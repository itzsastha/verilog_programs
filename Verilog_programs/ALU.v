==> flow/design.v <==
module ALU (
    input clk, en,    
    input [7:0] a, b,
    input [3:0] s,    
    output reg [15:0] y,  
    output reg carry , zero  
);
reg [7:0] a_in, b_in;  
reg [1:0] flags;
reg [15:0] out_y;  
initial begin
    y = 0; carry = 0; zero = 0;
end
always @( posedge clk , posedge en) begin
    if (en) begin
        a_in <= 0; b_in <= 0; y <= 0;
        carry <= 0; zero <= 0;
    end
    else begin  
        a_in <= a; b_in <= b; y <= out_y;
        carry <= flags [0]; zero <= flags [1];
    end
end
always @(a_in, b_in, s) begin
flags = 2'b00;
case (s)
    4'd0: begin
        out_y ={8'd0, ( a_in + b_in )};  
        flags [0] = out_y [8] ;  
    end
    4'd1: begin
        out_y ={8'd0, ( a_in - b_in )};  
        flags [0] = out_y[8] ;  
    end
    4'd2: begin
        out_y = {8'd0 ,(a_in + 1'b1)};  
        flags [0] = out_y[8];  
    end
    4'd3: begin
        out_y = {8'd0, (a_in - 1'b1)};  
        flags[0] = out_y[8];  
    end
    4'd4: out_y =( a_in * b_in );  
    4'd5: out_y =( a_in / b_in );  
    4'd6: out_y ={8'd0, ( a_in & b_in )};  
    4'd7: out_y ={8'd0, ( a_in | b_in )};  
    4'd8: out_y ={8'd0, ( a_in ^ b_in )};  
    4'd9: out_y ={8'd0, ~( a_in & b_in )};  
    4'd10: out_y ={8'd0, ~( a_in | b_in )};  
    4'd11: out_y ={8'd0, ~( a_in ^ b_in )};  
    4'd12: begin
        flags[0] = a_in[7];  
        out_y = {8'd0 , (a_in<<1)};  
    end
    4'd13: begin
        flags[0] = a_in[0] ;  
        out_y = {8'd0, (a_in>>1)};  
    end
    4'd14: out_y = {8'd0, a_in [0], a_in [7:1]};  
    4'd15: out_y = {8'd0, a_in [6:0], a_in[7]};  
    default : out_y =16'd0;
    endcase  
    if(!out_y) flags[1] = 1;  
    end
endmodule
### From RTL to reports: ALU

Tool output for the design above, in the order of the flow.
Lines are those of the file above, counted from 1.
Operators: Yosys type, input widths -> output width; for muxes data width and select width s.
Cell names lack the library's common part.
A cell with - has no value.

| inputs | value |
|---|---|
| top | ALU |
| clock | clk |
| library | sky130hd |
| corner | tt_025C_1v80 |

### After elaboration

Source: Yosys, flattened and elaborated, memories not mapped. Widths are those after wreduce; folded enables and synchronous resets count as part of the registers. Registers that Yosys merges into a memory's read port (data or address) are not register bits. Print and check cells do not count. Equal cells are merged and count once.

| word-level totals | value |
|---|---|
| cells after elaboration | 38 |
| input port bits | 22 |
| register bits | 34 |
| output and inout bits | 18 |

| operators by class | value |
|---|---|
| multiply operators | 1 |
| multiplexer cells | 3 |
| div/mod/pow operators | 1 |
| equality and inequality tests | 15 |
| add/sub/neg operators | 4 |
| reduce/logical cells | 3 |
| bitwise logic cells | 6 |

Operator list:

| cell | number |
|---|---|
| $pmux 16 s16 | 1 |
| $div 8x8->16 | 1 |
| $mul 8x8->16 | 1 |
| $eq 4x4->1 const B | 8 |
| $not 8->8 | 3 |
| $logic_not 16->1 | 1 |
| $eq 4x3->1 const B | 4 |
| $reduce_or 14->1 | 1 |
| $eq 4x2->1 const B | 2 |
| $add 8x1->8 const B | 1 |
| $sub 8x1->8 const B | 1 |
| $add 8x8->8 | 1 |
| $sub 8x8->8 | 1 |
| $and 8x8->8 | 1 |
| $or 8x8->8 | 1 |
| $xor 8x8->8 | 1 |
| $eq 4x1->1 const B | 1 |
| $logic_not 4->1 | 1 |
| $pmux 1 s3 | 1 |
| $mux 1 | 1 |

### Logic depth

Depth = most cells in a row (Yosys ltp): at word level without a register or memory, in the mapped netlist without a sequential cell, where the memories' decode and read muxes count.

| logic depth | value |
|---|---|
| depth in word-level cells | 5 |
| ABC_AREA | 0 |
| mapped depth | 152 |
| gate-level depth less buffers | 143 |

### Mapped cells and area

Source: synth_stat.txt of the flow (Yosys; design flattened, memories mapped). It holds for the ABC_AREA given above (unset counts as 0); a run with the other value may have another netlist.

Cell types:

| type | number | total area (um2) |
|---|---|---|
| ha_1 | 163 | 2.04E+03 |
| dfrtp_1 | 34 | 850.816 |
| fa_1 | 37 | 740.71 |
| nor2_1 | 132 | 495.475 |
| a21oi_1 | 93 | 465.446 |
| nand2_1 | 118 | 442.925 |
| inv_1 | 102 | 382.867 |
| xnor2_1 | 36 | 315.302 |
| o21a_1 | 38 | 285.274 |
| mux2_2 | 24 | 270.259 |
| o21ai_0 | 53 | 265.254 |
| nor3_1 | 51 | 255.245 |
| xor2_1 | 21 | 183.926 |
| a21o_1 | 22 | 165.158 |
| o31ai_1 | 20 | 150.144 |
| mux2i_1 | 13 | 130.125 |
| o211ai_1 | 17 | 127.622 |
| nand2b_1 | 16 | 100.096 |

Other cell types: 80; their cells: 298.

| mapped netlist | value |
|---|---|
| buffer cells | 44 |
| flip-flop cells | 34 |
| chip area (Yosys) | 9,907.0 um2 |
| cells in the netlist | 1,288 |
| area of sequential cells | 850.8 um2 |

### Path before layout

Source: OpenSTA report_checks on the synthesized netlist (no wires, ideal clock, input and output delay 20% of the period each), path of least setup slack; recovery checks are left aside. Register names are those of the netlist, which keeps one name where synthesis merged equal registers.

| path after synthesis | value |
|---|---|
| kind | reg-to-reg |
| start point | reg b_in[0] |
| end point | reg zero |
| data arrival time | 28.769 ns |
| path slack | 21.138 ns |
| clock period | 50.0 ns |
| stages | 143 |
| setup time | 0.094 ns |
| delay of the path | 28.863 ns |
| launch time at the first pin | 0.000 ns |
| synthesis period reached | 28.862 ns |

"delay of the path" is the arrival time less input delay plus setup time.
"stages" counts driving pins, that of a launching flip-flop among them; a cell with two outputs on the path counts twice.
"synthesis period reached" is the clock period less the worst setup slack; recovery checks do not enter. This is arithmetic on one report: input and output delays are still those of the set period (20% each).

| on the way, after synthesis | value |
|---|---|
| path through | dfrtp_1 > inv_1 > ha_1 > nand2b_1 > nor4_2 > nor2_1 > nor2b_1 > ha_1 > o21ai_0 > a211o_1 > o211ai_1 > o21ai_0 > ha_1 > a21oi_1 > a211oi_4 > a41oi_1 > a22oi_1 > ha_1 > [... 107 more ...] > nand4_2 > buf_2 > nor2_1 > a21oi_1 > ha_1 > a21oi_1 > nor2b_1 > o21ai_0 > nand2b_1 > a21oi_1 > nor2b_1 > o21ai_0 > nand2b_1 > a211oi_1 > nor2b_1 > nand4_1 > o31a_1 > a221oi_2 |

Ends and longest elaborated chain, after synthesis:

| what | line | source |
|---|---|---|
| start, declared | 8 | `reg [7:0] a_in, b_in;` |
| start, assigned | 16 | `a_in <= 0; b_in <= 0; y <= 0;` |
| start, assigned | 20 | `a_in <= a; b_in <= b; y <= out_y;` |
| end, assigned | 17 | `carry <= 0; zero <= 0;` |
| end, assigned | 21 | `carry <= flags [0]; zero <= flags [1];` |
| end, declared | 6 | `output reg carry , zero` |

No chain of elaborated cells between the ends is given.

### Path in the finished layout

From the final timing report of run A: the path of least setup slack in the routed layout; clock arrival at registers is part of the times.

| path after layout | value |
|---|---|
| kind | reg-to-reg |
| start point | reg b_in[0] |
| end point | reg zero |
| path slack | 7.20 ns |
| data arrival time | 34.20 ns |
| stages | 147 |
| clock period | 41.2 ns |
| setup time | 0.09 ns |
| launch time at the first pin | 0.28 ns |

| on the way, after layout | value |
|---|---|
| path through | dfrtp_1 > clkinvlp_4 > ha_1 > nand2b_1 > nor4_2 > nor2_1 > nor2b_1 > ha_1 > o21ai_0 > a211o_1 > o211ai_1 > o21ai_0 > ha_1 > a21oi_2 > a211oi_4 > a41oi_1 > a22oi_1 > ha_1 > [... 111 more ...] > nand4_2 > buf_2 > nor2_1 > a21oi_1 > ha_1 > a21oi_1 > nor2b_1 > o21ai_0 > nand2b_1 > a21oi_1 > nor2b_1 > o21ai_0 > nand2b_1 > a211oi_2 > nor2b_1 > nand4_1 > o31a_1 > a221oi_2 |

Ends and longest elaborated chain, after layout:

| what | line | source |
|---|---|---|
| start, declared | 8 | `reg [7:0] a_in, b_in;` |
| start, assigned | 16 | `a_in <= 0; b_in <= 0; y <= 0;` |
| start, assigned | 20 | `a_in <= a; b_in <= b; y <= out_y;` |
| end, assigned | 17 | `carry <= 0; zero <= 0;` |
| end, assigned | 21 | `carry <= flags [0]; zero <= flags [1];` |
| end, declared | 6 | `output reg carry , zero` |

No chain of elaborated cells between the ends is given.

Settings and measured results of 2 stored flow runs for module ALU (sky130hd), not sorted in any way. The constraints put input and output delay at 20% of the set period each and load the outputs with 0.01 pF.
"achieved period": clock period set for the run, less the worst setup slack. It is reckoned from that one timing run; input and output delays stay at 20% of the period that was set.
"critical path time" = time allowed to the worst setup path (clock period - input delay - output delay, where it has them) - its slack; a late launch clock adds to it, a late capture clock takes from it.
"total power after layout": no workload was simulated; the value follows from the tool's default switching activity.
Settings: n/a = not set for that run.

| run | period_ns | CORE_UTILIZATION | SETUP_SLACK_MARGIN | PLACE_DENSITY_LB_ADDON | CORE_MARGIN | CELL_PAD_IN_SITES_GLOBAL_PLACEMENT | CELL_PAD_IN_SITES_DETAIL_PLACEMENT | GPL_TIMING_DRIVEN | GPL_ROUTABILITY_DRIVEN | CTS_CLUSTER_SIZE | CTS_CLUSTER_DIAMETER | CAP_MARGIN | SLEW_MARGIN | die size (um2) | area of the standard cells in the finished layout (um2) | critical path time (ns) | kind of the worst setup path | smallest setup slack (ns) | synthesized cell area (um2) | achieved period (ns) | utilization in the final report (%) | post-route worst hold slack (ns) | post-route setup TNS (ns) | total power after layout (mW) |
|---|---|---|---|---|---|---|---|---|---|---|---|---|---|---|---|---|---|---|---|---|---|---|---|---|
| run A | 41.2 | 39 | 5.0 | 0.05 | 7 | 3 | 1 | 0 | 1 | 74 | 146 | 20 | 20 | 30,060.6 | 11,064.4 | 34.00 | reg-to-reg | 7.201 | 9,907.0 | 33.999 | 44.2 | 0.894 | 0.000 | 0.9602 |
| run B | 54.4 | 38 | 4.71 | n/a | 2 | n/a | n/a | n/a | 1 | n/a | n/a | 20 | 20 | 27,378.7 | 10,780.3 | 34.03 | reg-to-reg | 20.374 | 9,907.0 | 34.026 | 41.7 | 0.834 | 0.000 | 0.6680 |
