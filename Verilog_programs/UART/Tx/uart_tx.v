==> flow/design.v <==
module uart_tx(
    input clk_3125,
    input parity_type,tx_start,
    input [7:0] data,
    output reg tx, tx_done
);
parameter idle = 3'b000 ,start = 3'b001, data_tx = 3'b010, parity = 3'b011, stop = 3'b100,clk_per_bit = 4'd14;
reg [2:0]state = 1;
reg [2:0]i ;
reg [3:0]count=0;
initial begin
    tx = 1;
    tx_done = 0;
	 i = 3'b111;
end
always@(posedge clk_3125) begin
		case(state) 
		idle:
		begin
				tx<=1'b1;
				tx_done <= 1'b0;
				count<=0;
				i<=7;
				if(tx_start==1'b1) begin
				   tx <=1'b0;
					state <= start;
					count<=1;
				end
				else begin
					state <= idle;
				end
		end
		start : 
		begin
				tx <= 1'b0;
				if(count < clk_per_bit-1) begin
					state <= start;
					count <= count +1'b1;
				end
				else begin
					count <= 0;
					state <= data_tx;
				end
		end
		data_tx :
		begin 
			tx <= data[i];	
			if(count<clk_per_bit-1) begin
				state<=data_tx;
				count<= count +1'b1;
			end
			else begin
			   count<=0;
				if(i>0) begin
					i<=i-1'b1;
					state <= data_tx;
				end
				else begin
					i<=7;
					state <= parity;
				end
			end
		end
		parity : 
		begin
		  tx = (data[0] ^ data[1] ^data[2]^data[3]^data[4]^data[5]^data[6]^data[7]);		
			if(count<clk_per_bit-1) begin
		      state <= parity;
				count <= count+1'b1;
			end
			else begin
				count<=0;
				state <= stop;
			end
		end
		stop : 
		begin
			tx <= 1'b1;
			if(count<clk_per_bit-1) begin
				state <= stop;
				count <=count+1'b1;
			end
			else begin
				tx_done <= 1'b1;
				state  <= idle;
				count<= 0;
			end
		end
	endcase
end
endmodule
# Tool chain data of uart_tx
# The steps from the RTL of uart_tx to its reports follow in flow order.
# Lines are those of the file above, counted from 1.
# Operators: Yosys type, input widths -> output width; for muxes data width and select width s.
# Cell names lack the library's common part.
# Not given: -
[design]
design = "uart_tx"
clock_port = "clk_3125"
cell_library = "sky130hd"
lib_corner = "tt_025C_1v80"

# After elaboration
# Counts by Yosys on the flattened word-level netlist (proc, flatten, opt, wreduce; memories kept). Register bits leave out memories and registers merged into their read ports (data or address). Print and check cells are left out.
[bits]
reg_bits = 12
inputBits = 11
output_inout_bits = 2
wordCells = 47
[op_classes]
addsub = 2
compare = 2
eq_ne = 6
shift = 1
muxes = 17
bitwise = 7
reduce_logical = 7
[op_table]
columns = ["cell", "n"]
rows = [
  ["$pmux 3 s5", 1],
  ["$mux 3", 4],
  ["$shiftx 8x3->1", 1],
  ["$pmux 4 s2", 1],
  ["$xor 1x1->1", 7],
  ["$eq 3x2->1 const B", 2],
  ["$pmux 3 s2", 1],
  ["$mux 1", 6],
  ["$reduce_bool 5->1", 1],
  ["$pmux 1 s5", 1],
  ["$ne 2x2->1 const B", 2],
  ["$reduce_and 2->1", 2],
  ["$reduce_bool 2->1", 2],
  ["$add 4x1->4 const B", 1],
  ["$lt 4x4->1 const B", 1],
  ["$reduce_or 4->1", 1],
  ["$mux 4", 1],
  ["$sub 3x1->3 const B", 1],
  ["$gt 3x1->1 const B", 1],
  ["$eq 3x1->1 const B", 1],
  ["$eq 3x3->1 const B", 1],
  ["$logic_not 3->1", 1],
  ["$pmux 1 s2", 1],
  ["$mux 2", 1],
]

# Longest topological paths
# Longest topological path by Yosys (ltp), each cell counted once; first at word level (registers and memories cut), then after technology mapping (sequential cells cut; the memories' decode and read muxes count).
[logic_depth]
ltp_word = 8
ABC_AREA = 0
ltp_mapped = 6
ltp_nobuf = 6

# Synthesis result
# The flow's flattened synthesis, as Yosys stat reports it; memories are mapped. The netlist is that of the ABC_AREA named above (0 if unset); the other value can give another one.
[mapped]
cell_count = 79
synth_area_um2 = 838.3
seqArea_um2 = 360.3
flip_flops = 12
n_buf = 3
[types]
columns = ["cell", "n", "type_area_um2"]
rows = [
  ["edfxtp_1", 12, 360.346],
  ["xnor2_1", 9, 78.826],
  ["ha_1", 4, 50.048],
  ["mux2_2", 3, 33.782],
  ["nand2_1", 8, 30.029],
  ["mux4_1", 1, 26.275],
  ["nor2_1", 7, 26.275],
  ["o21ai_0", 5, 25.024],
  ["xor2_1", 2, 17.517],
  ["a21boi_0", 2, 15.014],
  ["inv_1", 4, 15.014],
  ["nand3b_1", 2, 15.014],
  ["and3_1", 2, 12.512],
  ["dlymetal6s2s_1", 1, 12.512],
  ["nand2b_1", 2, 12.512],
  ["buf_6", 1, 11.261],
  ["a221o_1", 1, 10.01],
  ["nor3_1", 2, 10.01],
]
# Other cell types: 11; their cells: 11.

# Timing after synthesis
# OpenSTA on the mapped netlist: ideal clock, no wires. The path of least setup slack (recovery checks aside). Input and output delay are each 20% of the period. Register names are those of the netlist, which keeps one name where synthesis merged equal registers.
[synth_timing]
kind = "reg-to-reg"
from = "register state[1]"
to = "register count[0]"
tclk_ns = 1.7
setup_ns = 0.384
launch_ns = 0.000
t_arrival_ns = 1.249
required_ns = 1.316
path_slack_ns = 0.067
delay_ns = 1.633
driving_pins = 3
n_path_buf = 1
period_less_setup_slack_ns = 1.633
# "delay_ns" = arrival - input delay + setup time.
# "driving_pins" counts driving pins, that of a launching flip-flop among them; a cell with two outputs on the path counts twice.
# "period_less_setup_slack_ns" is the clock period less the worst setup slack; recovery checks do not enter. This is arithmetic on one report: input and output delays are still those of the set period (20% each).
# Between the ends stands the longest chain of elaborated cells between them, by number of cells; it is not shown to be the way that was timed. Of several equally long chains one is given.
# A line is the first line of the expression or statement that the cell stems from. Yosys adds cells for indexed reads and writes and turns some case tables into memories.
# A register here has more assigning lines than the two given.
# The path ends at the enable pin of a flip-flop; only ways to that pin are counted.
[synth_between]
cell_sequence = "edfxtp_1 -> dlymetal6s2s_1 -> o21ai_0"
elab_chain_len = 2
cone_cells = 6
cone_lines = 1
classes_between = "eq/ne: 4; reduce/logical: 2"
[synth_rtl]
columns = ["element", "line_no", "rtl"]
rows = [
  ["start, declared", 8, "reg [2:0]state = 1;"],
  ["start, assigned", 26, "state <= start;"],
  ["start, assigned", 30, "state <= idle;"],
  ["$eq 3x2->1", 17, "case(state)"],
  ["$reduce_bool 5->1", "-", ""],
  ["end, assigned", 38, "count <= count +1'b1;"],
  ["end, assigned", 50, "count<= count +1'b1;"],
  ["end, declared", 10, "reg [3:0]count=0;"],
]

# Timing after layout
# Path of least setup slack in the final report of flow run 1 (OpenROAD, finished layout, wires in). Where an end is a register, its clock arrival counts in the times.
[layout_timing]
kind = "reg-to-reg"
from = "register count[0]"
to = "register i[2]"
tclk_ns = 1.79
setup_ns = 0.27
launch_ns = 0.30
t_arrival_ns = 1.83
required_ns = 1.82
path_slack_ns = -0.01
driving_pins = 6
n_path_buf = 1
# Between the ends stands the longest chain of elaborated cells between them, by number of cells; it is not shown to be the way that was timed. Of several equally long chains one is given.
# A register here has more assigning lines than the two given.
# The path ends at the enable pin of a flip-flop; only ways to that pin are counted.
[layout_between]
cell_sequence = "edfxtp_1 -> inv_1 -> ha_1 -> nand3b_1 -> a21boi_0 -> buf_4"
elab_chain_len = 3
cone_cells = 3
classes_between = "compare: 1; eq/ne: 1; reduce/logical: 1"
[layout_rtl]
columns = ["element", "line_no", "rtl"]
rows = [
  ["start, declared", 10, "reg [3:0]count=0;"],
  ["start, assigned", 38, "count <= count +1'b1;"],
  ["start, assigned", 50, "count<= count +1'b1;"],
  ["$lt 4x4->1", 48, "if(count<clk_per_bit-1) begin"],
  ["$ne 2x2->1", "-", ""],
  ["$reduce_and 2->1", "-", ""],
  ["end, assigned", 55, "i<=i-1'b1;"],
  ["end, assigned", 59, "i<=7;"],
  ["end, declared", 9, "reg [2:0]i ;"],
]

# Module uart_tx, platform sky130hd: 2 stored runs of the flow (Yosys, OpenROAD) with differing settings, in no particular order. Input and output delays are each 20% of the period that was set; the output load is 0.01 pF.
# "timing.achieved_period_ns" means the clock period less the worst setup slack. The figure is calculated, with input and output delays left at 20% of the set period.
# "worst_path_allowed_less_slack_ns" = time allowed to the worst setup path (clock period - input delay - output delay, where it has them) - its slack; a late launch clock adds to it, a late capture clock takes from it.
# By "fin_power_uw" is meant OpenSTA's value without simulated activity: inputs other than the clock are taken to toggle once in ten clock periods, and the tool carries that through the logic.

[[run]]
name = "flow run 1"
[run.settings]
period_ns = 1.79
CORE_UTILIZATION = 72
CAP_MARGIN = 20
CORE_MARGIN = 2
SLEW_MARGIN = 20
[run.results]
yosys_chip_area_um2 = 838.3
total_die_area_um2 = 1453.1
cell_area_final_um2 = 1044.8
util_pct = 95.3
final_setup_ws_ns = -0.014
tns_ns = -0.053
hold_ws_ns = 0.689
fin_power_uw = 1422
timing.achieved_period_ns = 1.804
worst_path_allowed_less_slack_ns = 1.80
timing.worst_path_kind = "reg-to-reg"

[[run]]
name = "flow run 2"
[run.settings]
period_ns = 1.17
CORE_UTILIZATION = 25
PLACE_DENSITY_LB_ADDON = 0.22
ABC_AREA = 1
CAP_MARGIN = 20
MAX_ROUTING_LAYER = "met4"
CORE_MARGIN = 2
SLEW_MARGIN = 20
[run.results]
yosys_chip_area_um2 = 844.6
total_die_area_um2 = 3858.9
cell_area_final_um2 = 1371.3
util_pct = 41.8
final_setup_ws_ns = -0.158
tns_ns = -2.297
hold_ws_ns = 0.649
fin_power_uw = 1186
timing.achieved_period_ns = 1.328
worst_path_allowed_less_slack_ns = 1.33
timing.worst_path_kind = "reg-to-reg"
