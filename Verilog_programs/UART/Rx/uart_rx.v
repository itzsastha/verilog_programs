==> flow/design.v <==
module uart_rx(
    input clk_3125,
    input rx,
    output reg [7:0] rx_msg,
    output reg rx_parity,
    output reg rx_complete
    );
parameter idle=3'b000, start = 3'b001,data = 3'b010,stop=3'b011,done=3'b100,parity=3'b101,delay=3'b110,clocks_per_bit = 4'd14;
reg [3:0]count = 0;
reg [2:0]i=7;
reg [2:0]state=6;
reg [7:0]rx_data=0; 
initial begin
    rx_msg = 0;
	 rx_parity = 0;
    rx_complete = 0;
	 count<=0;
end
always@(posedge clk_3125) begin
	case(state)
	delay:
	begin
			state<=idle;
	end
	idle: 
	begin
			count<=0;
			rx_complete<=1'b0;
			if(rx==1'b0) begin
			state<= start;
			count<=1;
			end
			else state <= idle;
	end
	start:
	begin
			if(count==(clocks_per_bit-1)/2)
			begin
				if(rx == 1'b0)
				begin
					count<=0;
					state <= data;
				end
				else state <= idle;
			end
			else
			begin
				count <= count +1'b1;
				state <= start;
			end
	end
	data:
	begin
			if(count<clocks_per_bit-1) 
			begin
				count <= count + 1'b1;
				state <= data;		
			end
			else
			begin
				count <= 0;
				rx_data[i] <= rx;
				if(i>0)
				begin
					i<=i-1'b1;
					state <= data;
				end
				else
				begin
					i<=3'b111;
					state <= parity;
				end
			end
	end
	parity:
	begin
				if(count<clocks_per_bit-1)
				begin
					count<=count + 1'b1;
					state <= parity;
				end
				else
				begin
					count<=0;
					state<=stop;	
				end
	end
	stop:
			begin
				if(count<clocks_per_bit-1)
				begin
					count<=count + 1'b1;
					state <= stop;
				end
				else
				begin
					count<=0;
					state<=done;	
				end
			end
	done:
			begin
			if(count==(clocks_per_bit-1)/2) begin
				rx_msg <= rx_data;
				rx_parity<= rx_data[0]^rx_data[1]^rx_data[2]^rx_data[3]^rx_data[4]^rx_data[5]^rx_data[6]^rx_data[7];
				rx_complete<=1'b1;
				state<=idle;
				count<=0;
			end
			else
			begin
				count<=count+1'b1;
				state<=done;
			end
			end
	endcase
end
endmodule
; ---- Step by step through the tools: uart_rx
; The steps from the RTL of uart_rx to its reports follow in flow order.
; Lines are those of the file above, counted from 1.
; Operators: Yosys type, input widths -> output width; for muxes data width and select width s.
; Library cell names are shortened.
; The mark -- stands for no value.
[setup]
design = uart_rx
clk_port = clk_3125
library = sky130hd
corner = tt_025C_1v80

; ---- Elaborated design
; Yosys after proc, flatten, opt, wreduce and memory -nomap, before mapping. Memory bits, and registers merged into a memory's read port (data or address), are not among the register bits. Print and check cells are not counted.
[word_totals]
register_bits = 28
inputBits = 2
out_inout_bits = 10
elab_cells = 60
[op_classes]
addsub = 3
n_cmp = 2
equal = 9
shift = 2
mux = 17
bitwise = 11
reduce_and_logical = 9
[ops]
columns = op, count
row1 = $pmux 3 s7, 1
row2 = $pmux 4 s4, 1
row3 = $mux 4, 4
row4 = $mux 3, 5
row5 = $eq 3x3->1 const B, 3
row6 = $shift 1x4->8, 1
row7 = $shift 1x4->8 const A, 1
row8 = $reduce_and 2->1, 4
row9 = $and 8x8->8, 1
row10 = $or 8x8->8, 1
row11 = $not 8->8, 1
row12 = $xor 1x1->1, 7
row13 = $reduce_bool 7->1, 1
row14 = $eq 3x2->1 const B, 2
row15 = $reduce_bool 6->1, 1
row16 = $neg 3->4, 1
row17 = $add 4x1->4 const B, 1
row18 = $eq 4x3->1 const B, 1
row19 = $lt 4x4->1 const B, 1
row20 = $mux 2, 2
row21 = $sub 3x1->3 const B, 1
row22 = $gt 3x1->1 const B, 1
row23 = $eq 3x1->1 const B, 1
row24 = $ne 3x3->1 const B, 1
row25 = $logic_not 3->1, 1
row26 = $reduce_or 3->1, 1
row27 = $mux 1, 3
row28 = $ne 2x2->1 const B, 1
; Not listed: further kinds 3, cells in them 3.

; ---- Depth
; Yosys ltp: most cells in a row. Word level: on the elaborated netlist, between registers, memories and ports. Mapped: between sequential cells and ports; inverters and the memories' decode and read muxes count.
[logic_depth]
depth_word = 7
abc_area = 1
mapped_depth = 9
ltp_nobuf = 9

; ---- After synthesis
; Source: synth_stat.txt of the flow (Yosys; design flattened, memories mapped). It holds for the ABC_AREA given above (unset counts as 0); a run with the other value may have another netlist.
; The area totals of this step are shown rounded.
[types]
columns = cell, count, type_area_um2
row1 = edfxtp_1, 28, 840.806
row2 = nand2_1, 30, 112.608
row3 = ha_1, 8, 100.096
row4 = inv_1, 25, 93.84
row5 = o21ai_0, 15, 75.072
row6 = nand3_1, 13, 65.062
row7 = nand4_1, 6, 37.536
row8 = xnor2_1, 3, 26.275
row9 = a31oi_1, 4, 25.024
row10 = nand2_2, 4, 25.024
row11 = nor2_2, 4, 25.024
row12 = inv_2, 5, 18.768
row13 = xor2_1, 2, 17.517
row14 = nor3_1, 3, 15.014
row15 = nor2_1, 3, 11.261
row16 = nor2_4, 1, 11.261
row17 = a21oi_1, 2, 10.01
row18 = o21ai_1, 2, 10.01
; Other cell types: 2; their cells: 2.
[mapped]
mapped_cells = 160
mapped_area_um2 = 1530
sequential_area_um2 = 841
ff_cells = 28
buf_cells = 1

; ---- Worst setup path after synthesis
; Source: OpenSTA report_checks on the synthesized netlist (no wires, ideal clock, input and output delay 20% of the period each), path of least setup slack; recovery checks are left aside. Register names are those of the netlist, which keeps one name where synthesis merged equal registers.
[synth_path]
path_type = reg-to-reg
startpoint = reg count[0]
endpoint = reg i[0]
clock_period_ps = 2110
setup_ps = 408
t_first_pin_ps = 0
t_arrival_ps = 1978
required_time_ps = 1702
slack_ps = -276
path_delay_ps = 2386
stages = 6
n_path_buf = 0
period_less_setup_slack_ps = 2386
; "path_delay_ps" = arrival - input delay + setup time.
; "stages": output pins that drive a net of the path, with the launching flip-flop's if there is one; two outputs of one cell count as two.
; "period_less_setup_slack_ps" is the clock period less the worst setup slack; recovery checks do not enter. This is arithmetic on one report: input and output delays are still those of the set period (20% each).
; Between the ends stands the longest chain of elaborated cells between them, by number of cells; it is not shown to be the way that was timed. Of several equally long chains one is given.
; Each line given opens the expression or statement behind the cell; cells for indexed reads and writes are added by Yosys, which also makes memories of some case tables.
; At most two assigning lines are given for a register; there are more.
[synth_via]
path_cell_list = edfxtp_1 inv_1 ha_1 nor2_2 inv_2 nor4_1
elab_chain_len = 3
cells_between = 3
classes_between = compare (1); logic (1); reduce/logical (1)
[synth_lines]
columns = element, line
row1 = from (decl), 9  ; reg [3:0]count = 0;
row2 = from (assign), 48  ; count <= count +1'b1;
row3 = from (assign), 56  ; count <= count + 1'b1;
row4 = $lt 4x4->1, 54  ; if(count<clocks_per_bit-1)
row5 = $not 1->1, --
row6 = $reduce_and 2->1, --
row7 = to (assign), 65  ; i<=i-1'b1;
row8 = to (assign), 70  ; i<=3'b111;
row9 = to (decl), 10  ; reg [2:0]i=7;

; ---- Worst path after layout
; From the final timing report of run A: the path of least setup slack in the routed layout; clock arrival at registers is part of the times.
; The report prints the path's times to 10 ps; the period is as set.
[layout_path]
path_type = reg-to-reg
startpoint = reg i[0]
endpoint = reg rx_data[0]
clock_period_ps = 1470
setup_ps = 220
t_first_pin_ps = 330
t_arrival_ps = 1700
required_time_ps = 1570
slack_ps = -120
stages = 8
n_path_buf = 0
; Between the ends stands the longest chain of elaborated cells between them, by number of cells; it is not shown to be the way that was timed. Of several equally long chains one is given.
[layout_via]
path_cell_list = edfxtp_1 inv_2 ha_4 ha_4 inv_2 nand3_1 o21ai_1 inv_1
elab_chain_len = 5
cells_between = 6
cone_lines = 1
classes_between = add/sub (1); shift (2); logic (3)
[layout_lines]
columns = element, line
row1 = from (decl), 10  ; reg [2:0]i=7;
row2 = from (assign), 65  ; i<=i-1'b1;
row3 = from (assign), 70  ; i<=3'b111;
row4 = $neg 3->4, 62  ; rx_data[i] <= rx;
row5 = $shift 1x4->8, 62
row6 = $not 8->8, 62
row7 = $and 8x8->8, 62
row8 = $or 8x8->8, 62
row9 = to (assign), 62
row10 = to (decl), 12  ; reg [7:0]rx_data=0;

; Flow measurements of uart_rx on sky130hd: 2 stored runs with different settings, listed in no order. Input and output delays are each 20% of the period that was set; the output load is 0.01 pF.
; "timing.achieved_period_ps": clock period set for the run, less the worst setup slack. It is reckoned from that one timing run; input and output delays stay at 20% of the period that was set.
; "worst_path_time_ps" is the time allowed to the run's worst setup path (the clock period less input and output delay, where it has them) less its slack. Clock arrival times count: a late capture clock shortens it, a late launch clock lengthens it.
; "totalPower_uw" is the tool's figure for a default switching activity; nothing was simulated.
; "worst_path_time_ps" is known to 10 ps.
; Measured values are rounded.

[run A: settings]
period_ns = 1.47
CORE_UTILIZATION = 67
TNS_END_PERCENT = 10
ABC_AREA = 1
GPL_TIMING_DRIVEN = 1
CTS_CLUSTER_DIAMETER = 150
CAP_MARGIN = 10
MIN_ROUTING_LAYER = met1
CORE_MARGIN = 2
SLEW_MARGIN = 20
[run A: results]
fin_hold_ws_ps = 528
worst_path_time_ps = 1590
path_kind = reg-to-reg
setup_tns_ps = -3410
timing.achieved_period_ps = 1592
fin_ws_ps = -122
synthesis_area_um2 = 1530
totalPower_uw = 2300
final_die_area_um2 = 2690
utilization_pct = 92.2
final_cell_area_um2 = 2020

[run B: settings]
period_ns = 1.92
CORE_UTILIZATION = 43
PLACE_DENSITY = 0.63
CORE_ASPECT_RATIO = 1.36
CORE_MARGIN = 4
CELL_PAD_IN_SITES_GLOBAL_PLACEMENT = 1
ABC_AREA = 1
GPL_TIMING_DRIVEN = 0
GPL_ROUTABILITY_DRIVEN = 0
CTS_CLUSTER_DIAMETER = 190
MAX_ROUTING_LAYER = met4
CAP_MARGIN = 20
SLEW_MARGIN = 20
[run B: results]
fin_hold_ws_ps = 492
timing.achieved_period_ps = 1715
setup_tns_ps = 0
final_cell_area_um2 = 1800
utilization_pct = 52.0
worst_path_time_ps = 1710
path_kind = reg-to-reg
synthesis_area_um2 = 1530
fin_ws_ps = 205
totalPower_uw = 1550
final_die_area_um2 = 4600
